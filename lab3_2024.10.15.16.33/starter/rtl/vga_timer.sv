==> flow/design.v <==
package stop_it_pkg;
typedef enum logic [4:0] {
    WAITING_TO_START,
    STARTING,
    DECREMENTING,
    CORRECT,
    WRONG,
    WON
} state_t;
endpackage
package muladd_pkg;
typedef enum logic [1:0] {
    IDLE,
    MUL,
    ADD
} state_t;
endpackage
package dinorun_pkg;
    localparam int ScreenWidth  = 640;
    localparam int ScreenHeight = 480;
    localparam int Ground = 400;
    localparam int ObstacleInitialX = 640;
    typedef enum logic [1:0] {
        TITLE_SCREEN,       
        GAME_RUNNING,       
        GAME_OVER           
    } state_t;
endpackage
module vga_timer (
input logic clk_i,
input logic rst_ni,
output logic hsync_o,
output logic vsync_o,
output logic visible_o,
output logic [9:0] position_x_o,
output logic [8:0] position_y_o
);
localparam int H_DISPLAY = 640;
localparam int H_FP = 16;
localparam int H_SYNC = 96;
localparam int H_TOTAL = 800;
localparam int V_DISPLAY = 480;
localparam int V_FP = 10;
localparam int V_SYNC = 2;
localparam int V_TOTAL = 525;
wire [9:0]h_display_d;
wire [4:0]h_fp_d;
wire [6:0]h_sync_cnst_d;
wire [9:0]h_total_d;
logic active_region_d;
wire [8:0]v_display_d;
wire [3:0]v_fp_d;
wire [1:0]v_sync_cnst_d;
wire [9:0]v_total_d;
reg [9:0] h_count_q;
reg [9:0] v_count_q;
wire [9:0] h_count_r_d;
wire [9:0] v_count_r_d;
wire [9:0] h_count_d;
wire [9:0] v_count_d;
logic h_sync_chk_d;
logic h_sync_chk_d1;
logic h_sync_chk_d2;
logic v_sync_chk_d;
logic v_sync_chk_d1;
logic v_sync_chk_d2;
logic set_d;
logic reset_d;
logic h_sync_d1;
logic v_sync_d1;
logic h_sync_d;
logic v_sync_d;
assign h_sync_d = !h_sync_d1;
assign v_sync_d = !v_sync_d1;
assign h_display_d = H_DISPLAY;
assign h_fp_d = H_FP;
assign h_sync_cnst_d = H_SYNC;
assign h_total_d = H_TOTAL;
assign v_display_d = V_DISPLAY;
assign v_fp_d = V_FP;
assign v_sync_cnst_d = V_SYNC;
assign v_total_d = V_TOTAL;
assign position_x_o = (h_count_r_d < h_display_d) ? h_count_r_d : 1'b0;
assign position_y_o = (v_count_r_d < v_display_d) ? v_count_r_d : 1'b0;
assign active_region_d = (h_count_r_d < h_display_d && v_count_r_d < v_display_d);
assign h_sync_chk_d1 = h_count_r_d >= h_display_d + h_fp_d;
assign h_sync_chk_d2 = h_count_r_d < h_display_d + h_fp_d + h_sync_cnst_d;
assign h_sync_chk_d = h_sync_chk_d1 && h_sync_chk_d2;
assign h_sync_d1 = h_sync_chk_d1 && h_sync_chk_d2;
assign v_sync_chk_d1 = v_count_r_d >= v_display_d + v_fp_d;
assign v_sync_chk_d2 = v_count_r_d < v_display_d + v_fp_d + v_sync_cnst_d;
assign v_sync_chk_d = v_sync_chk_d1 && v_sync_chk_d2;
assign v_sync_d1 = v_sync_chk_d1 && v_sync_chk_d2;
assign h_count_d = (h_count_r_d == h_total_d - 1) ? 1'b0 : h_count_r_d + 1'b1;
assign v_count_d = (v_count_r_d==v_total_d - 1 && h_count_d==1'b0)? 1'b0: v_count_r_d+1'b1;
assign set_d = 1'b1;
assign reset_d = 1'b0;
reg active_region_q;
always_ff @(posedge clk_i) begin
if(!rst_ni) begin
active_region_q <= 1'b0;
end else begin
active_region_q <= active_region_d;
end
end
assign visible_o = active_region_q;
assign h_count_r_d = h_count_q;
assign v_count_r_d = v_count_q;
reg h_sync_q;
always_ff @(posedge clk_i) begin
if(!rst_ni) begin
h_count_q <= reset_d;
h_sync_q <= set_d;
end else begin
if(h_count_r_d == h_total_d - 1)
h_count_q <= h_count_d;
else
h_count_q <= h_count_d;
if(h_sync_chk_d == 1'b1)
h_sync_q <= h_sync_d;
else
h_sync_q <= h_sync_d;
end
end
assign hsync_o = h_sync_q;
reg v_sync_q;
always_ff @(posedge clk_i) begin
if(!rst_ni) begin
v_count_q <= reset_d;
v_sync_q <= set_d;
end else begin
if (h_count_r_d == h_total_d - 1) begin
if(v_count_r_d == v_total_d - 1)
v_count_q <= v_count_d;
else
v_count_q <= v_count_d;
end
if(v_sync_chk_d == 1'b1)
v_sync_q <= v_sync_d;
else
v_sync_q <= v_sync_d;
end
end
assign vsync_o = v_sync_q;
endmodule
-- Step by step through the tools: vga_timer
Tool output for the design above, in the order of the flow.
Lines are those of the file above, counted from 1.
Library cell names are shortened.
Not given: --
- design top: vga_timer
- clock port: clk_i
- standard-cell library: sky130hd
- timing corner: tt_025C_1v80

-- Elaborated design
Yosys after proc, flatten, opt, wreduce and memory -nomap, before mapping. Enables and synchronous resets that opt folds into registers are not counted as muxes. Memory bits, and registers merged into a memory's read port (data or address), are not among the register bits. Print and check cells are not counted. Equal cells are merged and count once.
- output and inout bits at 22
- noted register bits after elaboration: 23
- noted input bits: 2
- noted add/sub/neg operators: 2
- equal/unequal tests at 2
- mux-type cells at 4
- noted $lt $le $gt $ge: 6
- reductions and logical operators at 7
- operators with widths (operator ; number):
    two-way mux 10 bit ; 3
    adder 10 x 1 -> 10 bit with constant B ; 2
    < comparator 10 bit with constant B ; 2
    equality test 10 bit with constant B ; 2
    < comparator 10 x 9 -> 1 bit with constant B ; 2
    >= comparator 10 bit with constant B ; 1
    >= comparator 10 x 9 -> 1 bit with constant B ; 1
    logical NOT 10 bit ; 1
    two-way mux 9 bit ; 1
    logical AND 1 bit ; 4
    logical NOT 1 bit ; 2

-- Longest topological paths
Yosys ltp: most cells in a row. Word level: on the elaborated netlist, between registers, memories and ports. Mapped: between sequential cells and ports; inverters and the memories' decode and read muxes count.
- word-level depth at 5
- ABC_AREA: 0
- noted gate-level depth with buffers: 6
- noted depth with buffers taken out: 6

-- Mapped cells and area
Yosys stat after the flow's synthesis: flattened, memories mapped to cells. It holds for the ABC_AREA given above (unset counts as 0); a run with the other value may have another netlist.
- mapped area: 1224.9 um^2
- area of sequential cells at 460.4 um^2
- noted mapped cells: 148
- mapped flip-flops: 23
- cell types (cell ; number ; area in all (um^2)):
    dfxtp_1 ; 23 ; 460.442
    and2_1 ; 16 ; 100.096
    xnor2_1 ; 8 ; 70.067
    ha_1 ; 5 ; 62.56
    nor2_1 ; 13 ; 48.797
    nand4_1 ; 7 ; 43.792
    nor3_1 ; 8 ; 40.038
    nand2_1 ; 10 ; 37.536
    or3_1 ; 6 ; 37.536
    nand3_1 ; 7 ; 35.034
    o21ai_0 ; 6 ; 30.029
    inv_1 ; 7 ; 26.275
    xor2_1 ; 3 ; 26.275
    nor2b_1 ; 4 ; 25.024
    a21oi_1 ; 4 ; 20.019
    nor4b_1 ; 2 ; 17.517
    clkbuf_1 ; 4 ; 15.014
    buf_6 ; 1 ; 11.261
Other cell types: 13; their cells: 14.

-- Path before layout
OpenSTA on the mapped netlist: ideal clock, no wires. The path of least setup slack (recovery checks aside). Input and output delay are each 20% of the period. Register names are those of the netlist, which keeps one name where synthesis merged equal registers.
- path kind: reg2reg
- start point: reg h_count_q[5]
- end point: reg v_count_q[7]
- noted driving pins on the path: 6
- noted slack: 0.470 ns
- noted buffers on the path: 1
- path delay: 1.880 ns
- library setup time: 0.067 ns
- noted arrival: 1.813 ns
- noted period: 2.35 ns
- noted data required time: 2.283 ns
- synthesis period reached: 1.88 ns
"path delay" is the arrival time less input delay plus setup time.
"driving pins on the path": output pins that drive a net of the path, with the launching flip-flop's if there is one; two outputs of one cell count as two.
"synthesis period reached" is the clock period less the worst setup slack; recovery checks do not enter. This is arithmetic on one report: input and output delays are still those of the set period (20% each).
Between the ends stands the longest chain of elaborated cells between them, by number of cells; it is not shown to be the way that was timed. Of several equally long chains one is given.
A line is the first line of the expression or statement that the cell stems from. Yosys adds cells for indexed reads and writes and turns some case tables into memories.
A register here has more assigning lines than the two given.
- cells stage by stage: dfxtp_1 > buf_6 > or3_4 > or4_4 > or3_1 > a21oi_2
- cells in the longest elaborated chain at 5
- elaborated cells on any way between the ends at 6
- classes of those cells: add/sub (1); eq/ne (1); mux (2); reduce/logical (2)
- ends and longest elaborated chain, post-synthesis (what ; line ; RTL):
    start, declared ; 55 ; reg [9:0] h_count_q;
    start, assigned ; 112 ; h_count_q <= reset_d;
    start, assigned ; 116 ; h_count_q <= h_count_d;
    adder 10 x 1 -> 10 bit ; 94 ; assign h_count_d = (h_count_r_d == h_total_d - 1) ? 1'b0 : h_count_r_d + 1'b1;
    two-way mux 10 bit ; 94 ;
    logical NOT 10 bit ; 95 ; assign v_count_d = (v_count_r_d==v_total_d - 1 && h_count_d==1'b0)? 1'b0: v_count_r_d+1'b1;
    logical AND 1 bit ; 95 ;
    two-way mux 10 bit ; 95 ;
    end, assigned ; 129 ; v_count_q <= reset_d;
    end, assigned ; 134 ; v_count_q <= v_count_d;
    end, declared ; 56 ; reg [9:0] v_count_q;

-- Path in the finished layout
Path of least setup slack in the final report of flow run 2 (OpenROAD, finished layout, wires in). Where an end is a register, its clock arrival counts in the times.
- path kind: reg2out
- start point: reg v_count_q[5]
- end point: out position_y_o[2]
- noted slack: 0.47 ns
- noted buffers on the path: 1
- noted driving pins on the path: 6
- noted data required time: 2.38 ns
- noted arrival: 1.91 ns
- noted period: 2.97 ns
Between the ends stands the longest chain of elaborated cells between them, by number of cells; it is not shown to be the way that was timed. Of several equally long chains one is given.
A register here has more assigning lines than the two given.
- cells stage by stage: dfxtp_1 > inv_1 > nor3_4 > nor2_2 > and2_1 > clkdlybuf4s50_1
- cells in the longest elaborated chain at 2
- elaborated cells on any way between the ends at 2
- classes of those cells: compare (1); mux (1)
- ends and longest elaborated chain, after layout (what ; line ; RTL):
    start, declared ; 56 ; reg [9:0] v_count_q;
    start, assigned ; 129 ; v_count_q <= reset_d;
    start, assigned ; 134 ; v_count_q <= v_count_d;
    < comparator 10 x 9 -> 1 bit ; 84 ; assign position_y_o = (v_count_r_d < v_display_d) ? v_count_r_d : 1'b0;
    two-way mux 9 bit ; 84 ;
    end, declared ; 36 ; output logic [8:0] position_y_o

# Flow runs of vga_timer

Below are 2 stored runs of the flow (Yosys, OpenROAD; platform sky130hd) on vga_timer, each with its settings and what was measured, unordered. Constraints: input delay and output delay 20% of the set period each, output load 0.01 pF.
"period achieved" means the clock period less the worst setup slack. The figure is calculated, with input and output delays left at 20% of the set period.
By "worst setup path time" is meant the share of the clock period that the worst setup path is allowed (20% is reserved at inputs, 20% at outputs), minus its slack. Clock arrival times at its registers enter into it.
By "overall power" is meant OpenSTA's value without simulated activity: inputs other than the clock are taken to toggle once in ten clock periods, and the tool carries that through the logic.

Flow run 1

==> flow/run.sh <==
#!/bin/bash
# the make line also repeats the synthesis and layout settings of config.mk as NAME=value (left out here)
make -C /OpenROAD-flow-scripts/flow DESIGN_CONFIG=/design/flow/config.mk WORK_HOME=/design/flow/orfs CLKGATE_MAP_FILE= finish
==> flow/config.mk <==
export PLATFORM = sky130hd
export DESIGN_NAME = vga_timer
export DESIGN_NICKNAME = vga_timer
export VERILOG_FILES = /design/flow/design.v
export SDC_FILE = /design/flow/constraint.sdc
export NUM_CORES = 4
export LEC_CHECK = 0
export CAP_MARGIN = 20
export CELL_PAD_IN_SITES_DETAIL_PLACEMENT = 2
export CORE_ASPECT_RATIO = 1.29
export CORE_MARGIN = 9
export CORE_UTILIZATION = 65
export CTS_CLUSTER_SIZE = 48
export MAX_ROUTING_LAYER = met5
export MIN_ROUTING_LAYER = met1
export PLACE_DENSITY = 0.58
export SETUP_SLACK_MARGIN = 0.21
export SLEW_MARGIN = 20
export TNS_END_PERCENT = 30
==> flow/constraint.sdc <==
create_clock -name core_clock -period 1.77 [get_ports {clk_i}]
set_input_delay 0.3540 -clock core_clock [delete_from_list [all_inputs] [get_ports {clk_i}]]
set_output_delay 0.3540 -clock core_clock [all_outputs]
set_load 0.01 [all_outputs]

Flow run 1: not finished: placement ended with error DPL-0033.

Flow run 2

==> flow/run.sh <==
#!/bin/bash
# the make line also repeats the synthesis and layout settings of config.mk as NAME=value (left out here)
make -C /OpenROAD-flow-scripts/flow DESIGN_CONFIG=/design/flow/config.mk WORK_HOME=/design/flow/orfs CLKGATE_MAP_FILE= finish
==> flow/config.mk <==
export PLATFORM = sky130hd
export DESIGN_NAME = vga_timer
export DESIGN_NICKNAME = vga_timer
export VERILOG_FILES = /design/flow/design.v
export SDC_FILE = /design/flow/constraint.sdc
export NUM_CORES = 4
export LEC_CHECK = 0
export CAP_MARGIN = 20
export CELL_PAD_IN_SITES_DETAIL_PLACEMENT = 0
export CORE_ASPECT_RATIO = 1.59
export CORE_MARGIN = 2
export CORE_UTILIZATION = 44
export CTS_CLUSTER_DIAMETER = 160
export GPL_ROUTABILITY_DRIVEN = 0
export GPL_TIMING_DRIVEN = 0
export SETUP_SLACK_MARGIN = 0.32
export SLEW_MARGIN = 35
==> flow/constraint.sdc <==
create_clock -name core_clock -period 2.97 [get_ports {clk_i}]
set_input_delay 0.5940 -clock core_clock [delete_from_list [all_inputs] [get_ports {clk_i}]]
set_output_delay 0.5940 -clock core_clock [all_outputs]
set_load 0.01 [all_outputs]

Measured in flow run 2:
- total negative setup slack at 0.000 ns
- area of the die at 3233.4 um^2
- period achieved at 2.501 ns
- standard-cell area after layout: 1542.7 um^2
- setup slack of the worst path at 0.469 ns
- overall power: 536.2 uW
- worst setup path time at 1.91 ns
- worst path kind: reg2out
- chip area in the Yosys report at 1224.9 um^2
